==> flow/design.v <==
module adder_tree_12_12 (
    input logic clk, enable,
    input logic[11:0][11:0] data,
    output logic[15:0] result
);
logic [5:0][12:0] buff_l0l1, out_l0;
logic [2:0][13:0] buff_l1l2, out_l1;
logic [1:0][14:0] buff_l2l3, out_l2;
logic [15:0] out_l3;
always_ff @(posedge clk) begin
    if (enable) begin 
        buff_l0l1 <= out_l0;
        buff_l1l2 <= out_l1;
        buff_l2l3 <= out_l2;
        result <= out_l3;
    end
end
always_comb begin
    for(int i = 0; i < 6; i++) begin
        out_l0[i] = data[i*2] + data[i*2+1];
    end
    for(int i = 0; i < 3; i++) begin
        out_l1[i] = buff_l0l1[i*2] + buff_l0l1[i*2+1];
    end
    out_l2[0] = buff_l1l2[0] + buff_l1l2[1];
    out_l2[1] = {1'b0, buff_l1l2[2]};
    out_l3 = buff_l2l3[0] + buff_l2l3[1];
end
endmodule
# ---- Reports on adder_tree_12_12
# What the tools print for adder_tree_12_12, step after step.
# Line numbers count from 1 in the design file above.
# Operators: Yosys type, input widths -> output width; for muxes data width and select width s.
# Library cell names are shortened.
# A cell with -- has no value.
dict set report design {
  design {adder_tree_12_12}
  clock_port {clk}
  cell_library {sky130hd}
  corner {tt_025C_1v80}
}

# ---- Word-level counts
# Source: Yosys, flattened and elaborated, memories not mapped. Widths are those after wreduce; folded enables and synchronous resets count as part of the registers. Registers that Yosys merges into a memory's read port (data or address) are not register bits. Print and check cells do not count. Equal cells are merged and count once.
dict set report bits {
  register_bits 165
  inputBits 146
}
dict set report classes {
  add_sub_neg 11
}
# operator n
set op_table {}
lappend op_table {{$add 12x12->13} 6}
lappend op_table {{$add 13x13->14} 3}
lappend op_table {{$add 15x14->16} 1}
lappend op_table {{$add 14x14->15} 1}

# ---- Longest topological paths
# Depth = most cells in a row (Yosys ltp): at word level without a register or memory, in the mapped netlist without a sequential cell, where the memories' decode and read muxes count.
dict set report depth {
  depth_word 1
  abc_area 0
  ltp_mapped 9
}

# ---- After synthesis
# The flow's flattened synthesis, as Yosys stat reports it; memories are mapped. The netlist is that of the ABC_AREA named above (0 if unset); the other value can give another one.
dict set report mapped {
  area_um2 10744.1
  mapped_cells 938
  ff_cells 165
  seq_area_um2 4954.8
}
# cell n type_area_um2
set types {}
lappend types {edfxtp_1 165 4.95E+03}
lappend types {ha_1 139 1.74E+03}
lappend types {xnor2_1 78 683.155}
lappend types {a21oi_1 81 405.389}
lappend types {a21o_1 51 382.867}
lappend types {nor2_1 71 266.506}
lappend types {xor2_1 26 227.718}
lappend types {fa_1 11 220.211}
lappend types {o21a_1 26 195.187}
lappend types {o21ai_0 39 195.187}
lappend types {a211oi_1 23 172.666}
lappend types {nor3_1 31 155.149}
lappend types {inv_1 34 127.622}
lappend types {o21bai_1 17 127.622}
lappend types {o21ai_1 22 110.106}
lappend types {nand2_1 28 105.101}
lappend types {nand4_1 11 68.816}
lappend types {a31o_1 7 61.309}
# Other cell types: 27; their cells: 78.

# ---- Path before layout
# Source: OpenSTA report_checks on the synthesized netlist (no wires, ideal clock, input and output delay 20% of the period each), path of least setup slack; recovery checks are left aside. Register names are those of the netlist, which keeps one name where synthesis merged equal registers.
dict set report synth_path {
  path_type {reg-to-reg}
  start {reg buff_l1l2}
  end {reg buff_l2l3}
  required_ns 2.496
  path_buffers 0
  path_slack_ns 0.182
  tclk_ns 2.75
  delay_ns 2.569
  launch_ns 0.000
  driving_pins 9
  arrival_ns 2.315
  period_less_setup_slack_ns 2.568
}
# "delay_ns" = arrival - input delay + setup time.
# "driving_pins" counts driving pins, that of a launching flip-flop among them; a cell with two outputs on the path counts twice.
# "period_less_setup_slack_ns" is the clock period less the worst setup slack; recovery checks do not enter. This is arithmetic on one report: input and output delays are still those of the set period (20% each).
# Where an end lacks its bit number, it is one bit of the signal, or one of the new flip-flops if synthesis recoded a state register.
# The rows between start and end are the longest chain of elaborated cells between them; the timing report does not say that the signal goes this way. Where chains are equally long, one stands for them.
# Each line given opens the expression or statement behind the cell; cells for indexed reads and writes are added by Yosys, which also makes memories of some case tables.
dict set report synth_via {
  path_cell_list {edfxtp_1 ha_1 fa_1 a211oi_1 nor2_1 o21a_1 a311o_1 a221o_1 a21o_1}
  elab_chain_cells 1
  cone_cells 1
  cone_lines 1
}
# item line_no
set synth_rtl {}
lappend synth_rtl {{start, declared} 7} ;# logic [2:0][13:0] buff_l1l2, out_l1;
lappend synth_rtl {{start, assigned} 13} ;# buff_l1l2 <= out_l1;
lappend synth_rtl {{$add 14x14->15} 25} ;# out_l2[0] = buff_l1l2[0] + buff_l1l2[1];
lappend synth_rtl {{end, assigned} 14} ;# buff_l2l3 <= out_l2;

# ---- Worst path after layout
# From the final timing report of flow run A: the path of least setup slack in the routed layout; clock arrival at registers is part of the times.
dict set report layout_path {
  path_type {reg-to-reg}
  start {reg buff_l1l2}
  end {reg buff_l2l3}
  launch_ns 0.43
  driving_pins 9
  path_slack_ns -0.99
  arrival_ns 2.78
  required_ns 1.79
  path_buffers 0
  tclk_ns 1.62
}
# Where an end lacks its bit number, it is one bit of the signal, or one of the new flip-flops if synthesis recoded a state register.
# The rows between start and end are the longest chain of elaborated cells between them; the timing report does not say that the signal goes this way. Where chains are equally long, one stands for them.
dict set report layout_via {
  path_cell_list {edfxtp_1 ha_4 fa_2 a211oi_2 nor2_1 o21a_1 a311o_1 a221o_1 a21o_1}
  elab_chain_cells 1
  cone_cells 1
  cone_lines 1
}
# item line_no
set layout_rtl {}
lappend layout_rtl {{start, declared} 7} ;# logic [2:0][13:0] buff_l1l2, out_l1;
lappend layout_rtl {{start, assigned} 13} ;# buff_l1l2 <= out_l1;
lappend layout_rtl {{$add 14x14->15} 25} ;# out_l2[0] = buff_l1l2[0] + buff_l1l2[1];
lappend layout_rtl {{end, assigned} 14} ;# buff_l2l3 <= out_l2;

; Below are 2 stored runs of the flow (Yosys, OpenROAD; platform sky130hd) on adder_tree_12_12, each with its settings and what was measured, unordered. Constraints: input delay and output delay 20% of the set period each, output load 0.01 pF.
; "achievedPeriod_ns" is the run's clock period less its worst setup slack. It is reckoned from that one timing run; input and output delays stay at 20% of the period that was set.
; By "timing.worst_path_ns" is meant the share of the clock period that the worst setup path is allowed (20% is reserved at inputs, 20% at outputs), minus its slack. Clock arrival times at its registers enter into it.
; "power_w" rests on the timing tool's default activity at the inputs, not on a simulated workload.

[flow run A: settings]
period_ns = 1.62
CORE_UTILIZATION = 41
SETUP_SLACK_MARGIN = -0.05
PLACE_DENSITY_LB_ADDON = 0.09
CORE_MARGIN = 7
GPL_TIMING_DRIVEN = 0
CAP_MARGIN = 20
MAX_ROUTING_LAYER = met4
SLEW_MARGIN = 20
[flow run A: results]
finalUtil_pct = 60.2
yosys_chip_area_um2 = 10744.1
post_route_stdcell_area_um2 = 15611.2
timing.hold.ws_ns = 0.173
design.die.area_um2 = 30933.8
setupTns_ns = -24.172
achievedPeriod_ns = 2.612
timing.worst_path_ns = 2.61
timing.worst_path_kind = reg-to-reg
power_w = 0.020593
final_setup_ws_ns = -0.992

[flow run B: settings]
period_ns = 5.03
CORE_UTILIZATION = 26
SETUP_SLACK_MARGIN = 0.49
PLACE_DENSITY = 0.92
CORE_ASPECT_RATIO = 1.46
CELL_PAD_IN_SITES_DETAIL_PLACEMENT = 1
TNS_END_PERCENT = 25
CTS_CLUSTER_SIZE = 72
CAP_MARGIN = 0
MIN_ROUTING_LAYER = met1
CORE_MARGIN = 2
SLEW_MARGIN = 20
[flow run B: results]
finalUtil_pct = 33.1
yosys_chip_area_um2 = 10744.1
post_route_stdcell_area_um2 = 13591.8
timing.hold.ws_ns = 0.406
design.die.area_um2 = 42994.2
setupTns_ns = 0.000
achievedPeriod_ns = 3.166
timing.worst_path_ns = 2.16
timing.worst_path_kind = input-to-reg
power_w = 0.006019
final_setup_ws_ns = 1.864
