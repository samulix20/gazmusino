==> flow/design.v <==
module lfsr_151_144 (
    input logic clk, enable, set,
    input logic[150:0] seed,
    output logic[150:0] current_state
);
always_ff @(posedge clk) begin
    if (set) begin
        current_state <= seed;
    end
    else if (enable) begin
        current_state <= next_state;
    end
end
logic[150:0] next_state;
always_comb begin
    next_state[150] = current_state[146] ^ current_state[143];
    next_state[149] = current_state[145] ^ current_state[142];
    next_state[148] = current_state[144] ^ current_state[141];
    next_state[147] = current_state[143] ^ current_state[140];
    next_state[146] = current_state[142] ^ current_state[139];
    next_state[145] = current_state[141] ^ current_state[138];
    next_state[144] = current_state[140] ^ current_state[137];
    next_state[143] = current_state[139] ^ current_state[136];
    next_state[142] = current_state[138] ^ current_state[135];
    next_state[141] = current_state[137] ^ current_state[134];
    next_state[140] = current_state[136] ^ current_state[133];
    next_state[139] = current_state[135] ^ current_state[132];
    next_state[138] = current_state[134] ^ current_state[131];
    next_state[137] = current_state[133] ^ current_state[130];
    next_state[136] = current_state[132] ^ current_state[129];
    next_state[135] = current_state[131] ^ current_state[128];
    next_state[134] = current_state[130] ^ current_state[127];
    next_state[133] = current_state[129] ^ current_state[126];
    next_state[132] = current_state[128] ^ current_state[125];
    next_state[131] = current_state[127] ^ current_state[124];
    next_state[130] = current_state[126] ^ current_state[123];
    next_state[129] = current_state[125] ^ current_state[122];
    next_state[128] = current_state[124] ^ current_state[121];
    next_state[127] = current_state[123] ^ current_state[120];
    next_state[126] = current_state[122] ^ current_state[119];
    next_state[125] = current_state[121] ^ current_state[118];
    next_state[124] = current_state[120] ^ current_state[117];
    next_state[123] = current_state[119] ^ current_state[116];
    next_state[122] = current_state[118] ^ current_state[115];
    next_state[121] = current_state[117] ^ current_state[114];
    next_state[120] = current_state[116] ^ current_state[113];
    next_state[119] = current_state[115] ^ current_state[112];
    next_state[118] = current_state[114] ^ current_state[111];
    next_state[117] = current_state[113] ^ current_state[110];
    next_state[116] = current_state[112] ^ current_state[109];
    next_state[115] = current_state[111] ^ current_state[108];
    next_state[114] = current_state[110] ^ current_state[107];
    next_state[113] = current_state[109] ^ current_state[106];
    next_state[112] = current_state[108] ^ current_state[105];
    next_state[111] = current_state[107] ^ current_state[104];
    next_state[110] = current_state[106] ^ current_state[103];
    next_state[109] = current_state[105] ^ current_state[102];
    next_state[108] = current_state[104] ^ current_state[101];
    next_state[107] = current_state[103] ^ current_state[100];
    next_state[106] = current_state[102] ^ current_state[99];
    next_state[105] = current_state[101] ^ current_state[98];
    next_state[104] = current_state[100] ^ current_state[97];
    next_state[103] = current_state[99] ^ current_state[96];
    next_state[102] = current_state[98] ^ current_state[95];
    next_state[101] = current_state[97] ^ current_state[94];
    next_state[100] = current_state[96] ^ current_state[93];
    next_state[99] = current_state[95] ^ current_state[92];
    next_state[98] = current_state[94] ^ current_state[91];
    next_state[97] = current_state[93] ^ current_state[90];
    next_state[96] = current_state[92] ^ current_state[89];
    next_state[95] = current_state[91] ^ current_state[88];
    next_state[94] = current_state[90] ^ current_state[87];
    next_state[93] = current_state[89] ^ current_state[86];
    next_state[92] = current_state[88] ^ current_state[85];
    next_state[91] = current_state[87] ^ current_state[84];
    next_state[90] = current_state[86] ^ current_state[83];
    next_state[89] = current_state[85] ^ current_state[82];
    next_state[88] = current_state[84] ^ current_state[81];
    next_state[87] = current_state[83] ^ current_state[80];
    next_state[86] = current_state[82] ^ current_state[79];
    next_state[85] = current_state[81] ^ current_state[78];
    next_state[84] = current_state[80] ^ current_state[77];
    next_state[83] = current_state[79] ^ current_state[76];
    next_state[82] = current_state[78] ^ current_state[75];
    next_state[81] = current_state[77] ^ current_state[74];
    next_state[80] = current_state[76] ^ current_state[73];
    next_state[79] = current_state[75] ^ current_state[72];
    next_state[78] = current_state[74] ^ current_state[71];
    next_state[77] = current_state[73] ^ current_state[70];
    next_state[76] = current_state[72] ^ current_state[69];
    next_state[75] = current_state[71] ^ current_state[68];
    next_state[74] = current_state[70] ^ current_state[67];
    next_state[73] = current_state[69] ^ current_state[66];
    next_state[72] = current_state[68] ^ current_state[65];
    next_state[71] = current_state[67] ^ current_state[64];
    next_state[70] = current_state[66] ^ current_state[63];
    next_state[69] = current_state[65] ^ current_state[62];
    next_state[68] = current_state[64] ^ current_state[61];
    next_state[67] = current_state[63] ^ current_state[60];
    next_state[66] = current_state[62] ^ current_state[59];
    next_state[65] = current_state[61] ^ current_state[58];
    next_state[64] = current_state[60] ^ current_state[57];
    next_state[63] = current_state[59] ^ current_state[56];
    next_state[62] = current_state[58] ^ current_state[55];
    next_state[61] = current_state[57] ^ current_state[54];
    next_state[60] = current_state[56] ^ current_state[53];
    next_state[59] = current_state[55] ^ current_state[52];
    next_state[58] = current_state[54] ^ current_state[51];
    next_state[57] = current_state[53] ^ current_state[50];
    next_state[56] = current_state[52] ^ current_state[49];
    next_state[55] = current_state[51] ^ current_state[48];
    next_state[54] = current_state[50] ^ current_state[47];
    next_state[53] = current_state[49] ^ current_state[46];
    next_state[52] = current_state[48] ^ current_state[45];
    next_state[51] = current_state[47] ^ current_state[44];
    next_state[50] = current_state[46] ^ current_state[43];
    next_state[49] = current_state[45] ^ current_state[42];
    next_state[48] = current_state[44] ^ current_state[41];
    next_state[47] = current_state[43] ^ current_state[40];
    next_state[46] = current_state[42] ^ current_state[39];
    next_state[45] = current_state[41] ^ current_state[38];
    next_state[44] = current_state[40] ^ current_state[37];
    next_state[43] = current_state[39] ^ current_state[36];
    next_state[42] = current_state[38] ^ current_state[35];
    next_state[41] = current_state[37] ^ current_state[34];
    next_state[40] = current_state[36] ^ current_state[33];
    next_state[39] = current_state[35] ^ current_state[32];
    next_state[38] = current_state[34] ^ current_state[31];
    next_state[37] = current_state[33] ^ current_state[30];
    next_state[36] = current_state[32] ^ current_state[29];
    next_state[35] = current_state[31] ^ current_state[28];
    next_state[34] = current_state[30] ^ current_state[27];
    next_state[33] = current_state[29] ^ current_state[26];
    next_state[32] = current_state[28] ^ current_state[25];
    next_state[31] = current_state[27] ^ current_state[24];
    next_state[30] = current_state[26] ^ current_state[23];
    next_state[29] = current_state[25] ^ current_state[22];
    next_state[28] = current_state[24] ^ current_state[21];
    next_state[27] = current_state[23] ^ current_state[20];
    next_state[26] = current_state[22] ^ current_state[19];
    next_state[25] = current_state[21] ^ current_state[18];
    next_state[24] = current_state[20] ^ current_state[17];
    next_state[23] = current_state[19] ^ current_state[16];
    next_state[22] = current_state[18] ^ current_state[15];
    next_state[21] = current_state[17] ^ current_state[14];
    next_state[20] = current_state[16] ^ current_state[13];
    next_state[19] = current_state[15] ^ current_state[12];
    next_state[18] = current_state[14] ^ current_state[11];
    next_state[17] = current_state[13] ^ current_state[10];
    next_state[16] = current_state[12] ^ current_state[9];
    next_state[15] = current_state[11] ^ current_state[8];
    next_state[14] = current_state[10] ^ current_state[7];
    next_state[13] = current_state[9] ^ current_state[6];
    next_state[12] = current_state[8] ^ current_state[5];
    next_state[11] = current_state[7] ^ current_state[4];
    next_state[10] = current_state[6] ^ current_state[3];
    next_state[9] = current_state[5] ^ current_state[2];
    next_state[8] = current_state[4] ^ current_state[1];
    next_state[7] = current_state[3] ^ current_state[0];
    next_state[6] = current_state[150];
    next_state[5] = current_state[149];
    next_state[4] = current_state[148];
    next_state[3] = current_state[147];
    next_state[2] = current_state[146];
    next_state[1] = current_state[145];
    next_state[0] = current_state[144];
end
endmodule
## From RTL to reports: lfsr_151_144

What the tools print for lfsr_151_144, step after step.
Line numbers count from 1 in the design file above.
Operators carry their Yosys type and port widths (W data, S select, Z words).
Cell names lack the library's common part.
A cell with - has no value.

- Top module: lfsr_151_144
- Clock port: clk
- Standard-cell library: sky130hd
- Corner: tt_025C_1v80

## Elaborated design

Source: Yosys, flattened and elaborated, memories not mapped. Widths are those after wreduce. Registers that Yosys merges into a memory's read port (data or address) are not register bits. Print and check cells do not count. Equal cells are merged and count once.

- Flip-flop bits (word level): 151
- Bits of input ports: 154
- Output and inout port bits: 151
- Word-level cells: 148

- Muxes and demuxes: 2
- Bitwise operators: 144
- Reductions and logical operators: 1

Operator list:

| kind | count |
|---|---|
| $mux W151 | 2 |
| $xor A1 B1 Y1 | 144 |
| $reduce_bool A2 Y1 | 1 |

## Logic depth

Yosys ltp: most cells in a row. Word level: on the elaborated netlist, between registers, memories and ports. Mapped: between sequential cells and ports; inverters and the memories' decode and read muxes count.

- Word-level depth: 3
- ABC_AREA: 0
- Depth in mapped cells: 5
- Depth with buffers taken out: 2

## Mapped cells and area

Source: synth_stat.txt of the flow (Yosys; design flattened, memories mapped). It holds for the ABC_AREA given above (unset counts as 0); a run with the other value may have another netlist.
Totals and module areas in this step are rounded.

Cell types:

| cell | count | total area (um2) |
|---|---|---|
| edfxtp_1 | 151 | 4.53E+03 |
| xnor2_1 | 144 | 1,261.21 |
| o21ai_2 | 95 | 832.048 |
| nand2_1 | 144 | 540.518 |
| buf_6 | 20 | 225.216 |
| o21ai_0 | 45 | 225.216 |
| mux2_4 | 7 | 105.101 |
| buf_8 | 3 | 45.043 |
| buf_4 | 5 | 37.536 |
| buf_12 | 1 | 20.019 |
| o21ai_1 | 4 | 20.019 |
| clkbuf_1 | 4 | 15.014 |
| or2_2 | 1 | 6.256 |

- Standard cells after synthesis: 624
- Synthesis area: 7,900 um2
- Area of sequential cells: 4,500 um2
- Flip-flops: 151

## Path before layout

OpenSTA on the mapped netlist: ideal clock, no wires. The path of least setup slack (recovery checks aside). Input and output delay are each 20% of the period. Register names are those of the netlist, which keeps one name where synthesis merged equal registers.

- Path type: input port to flip-flop
- Start: in set
- End: reg current_state[0]
- Period: 5.64 ns
- Input delay: 1.128 ns
- Time at the first pin: 1.128 ns
- Arrival time: 3.233 ns
- Data required time: 5.193 ns
- Slack: 1.960 ns
- Delay of the path: 2.552 ns
- Driving pins on the path: 3
- Synthesis period reached: 3.68 ns

"delay of the path" is the arrival time less input delay plus setup time.
"driving pins on the path" counts driving pins, that of a launching flip-flop among them; a cell with two outputs on the path counts twice.
"synthesis period reached" = period - worst setup slack (recovery checks aside). The figure is calculated, with input and output delays left at 20% of the set period.
The rows between start and end are the longest chain of elaborated cells between them; the timing report does not say that the signal goes this way. Where chains are equally long, one stands for them.
Each line given opens the expression or statement behind the cell; cells for indexed reads and writes are added by Yosys, which also makes memories of some case tables.
Only ways into the end's enable, where the timed path ends, are counted here.

- Cell sequence: buf_6 > buf_6 > or2_2
- Length of the longest elaborated chain: 1

Ends and longest elaborated chain, after synthesis:

| what | RTL line | text |
|---|---|---|
| from (decl) | 2 | `input logic clk, enable, set,` |
| $reduce_bool A2 Y1 | - |  |
| to (assign) | 8 | `current_state <= seed;` |
| to (assign) | 11 | `current_state <= next_state;` |
| to (decl) | 4 | `output logic[150:0] current_state` |

## Timing after layout

From the final timing report of entry A: the path of least setup slack in the routed layout; clock arrival at registers is part of the times.

- Path type: flip-flop to output port
- Start: reg current_state[108]
- End: out current_state[108]
- Period: 2.99 ns
- External output delay: 0.60 ns
- Time at the first pin: 0.41 ns
- Arrival time: 1.50 ns
- Data required time: 2.39 ns
- Slack: 0.89 ns
- Driving pins on the path: 2

- Cell sequence: edfxtp_1 > clkdlybuf4s50_1
- Length of the longest elaborated chain: 0

Ends and longest elaborated chain, after layout:

| what | RTL line | text |
|---|---|---|
| from (decl) | 4 | `output logic[150:0] current_state` |
| from (assign) | 8 | `current_state <= seed;` |
| from (assign) | 11 | `current_state <= next_state;` |
| to (decl) | 4 |  |

Ticket comment

Below are 2 stored runs of the flow (Yosys, OpenROAD; platform sky130hd) on lfsr_151_144, each with its settings and what was measured, unordered. Constraints: input delay and output delay 20% of the set period each, output load 0.01 pF.
"period reached" is the run's clock period less its worst setup slack. It is reckoned from that one timing run; input and output delays stay at 20% of the period that was set.
"allowed time less slack (worst setup path)" is the time allowed to the run's worst setup path (the clock period less input and output delay, where it has them) less its slack. Clock arrival times count: a late capture clock shortens it, a late launch clock lengthens it.
"total power after layout" rests on the timing tool's default activity at the inputs, not on a simulated workload.
Values from the reports are rounded here.
Among the settings, . means not set for that run.

| name | entry A | entry B |
|---|---|---|
| period_ns | 2.99 | 2.85 |
| CORE_UTILIZATION | 22 | 46 |
| PLACE_DENSITY_LB_ADDON | 0.12 | 0.13 |
| CELL_PAD_IN_SITES_GLOBAL_PLACEMENT | 2 | 1 |
| CELL_PAD_IN_SITES_DETAIL_PLACEMENT | 1 | 1 |
| TNS_END_PERCENT | 100 | 95 |
| ABC_AREA | 0 | . |
| CTS_CLUSTER_SIZE | 10 | . |
| SLEW_MARGIN | 30 | 20 |
| MIN_ROUTING_LAYER | met2 | . |
| CAP_MARGIN | 20 | 25 |
| CORE_MARGIN | 2 | 6 |
| CORE_ASPECT_RATIO | . | 1.93 |
| CTS_CLUSTER_DIAMETER | . | 104 |
| MAX_ROUTING_LAYER | . | met5 |
| chip area in the Yosys report (um2) | 7,900 | 7,900 |
| die footprint (um2) | 37,000 | 21,000 |
| final design utilization (%) | 34 | 69 |
| worst setup slack after layout (ns) | 0.89 | 0.76 |
| worst hold slack in the final report (ns) | 0.60 | 0.56 |
| total power after layout (uW) | 7,700 | 8,000 |
| period reached (ns) | 2.103 | 2.094 |
| allowed time less slack (worst setup path) (ns) | 1.50 | 1.52 |
| worst setup path kind | flip-flop to output port | flip-flop to output port |
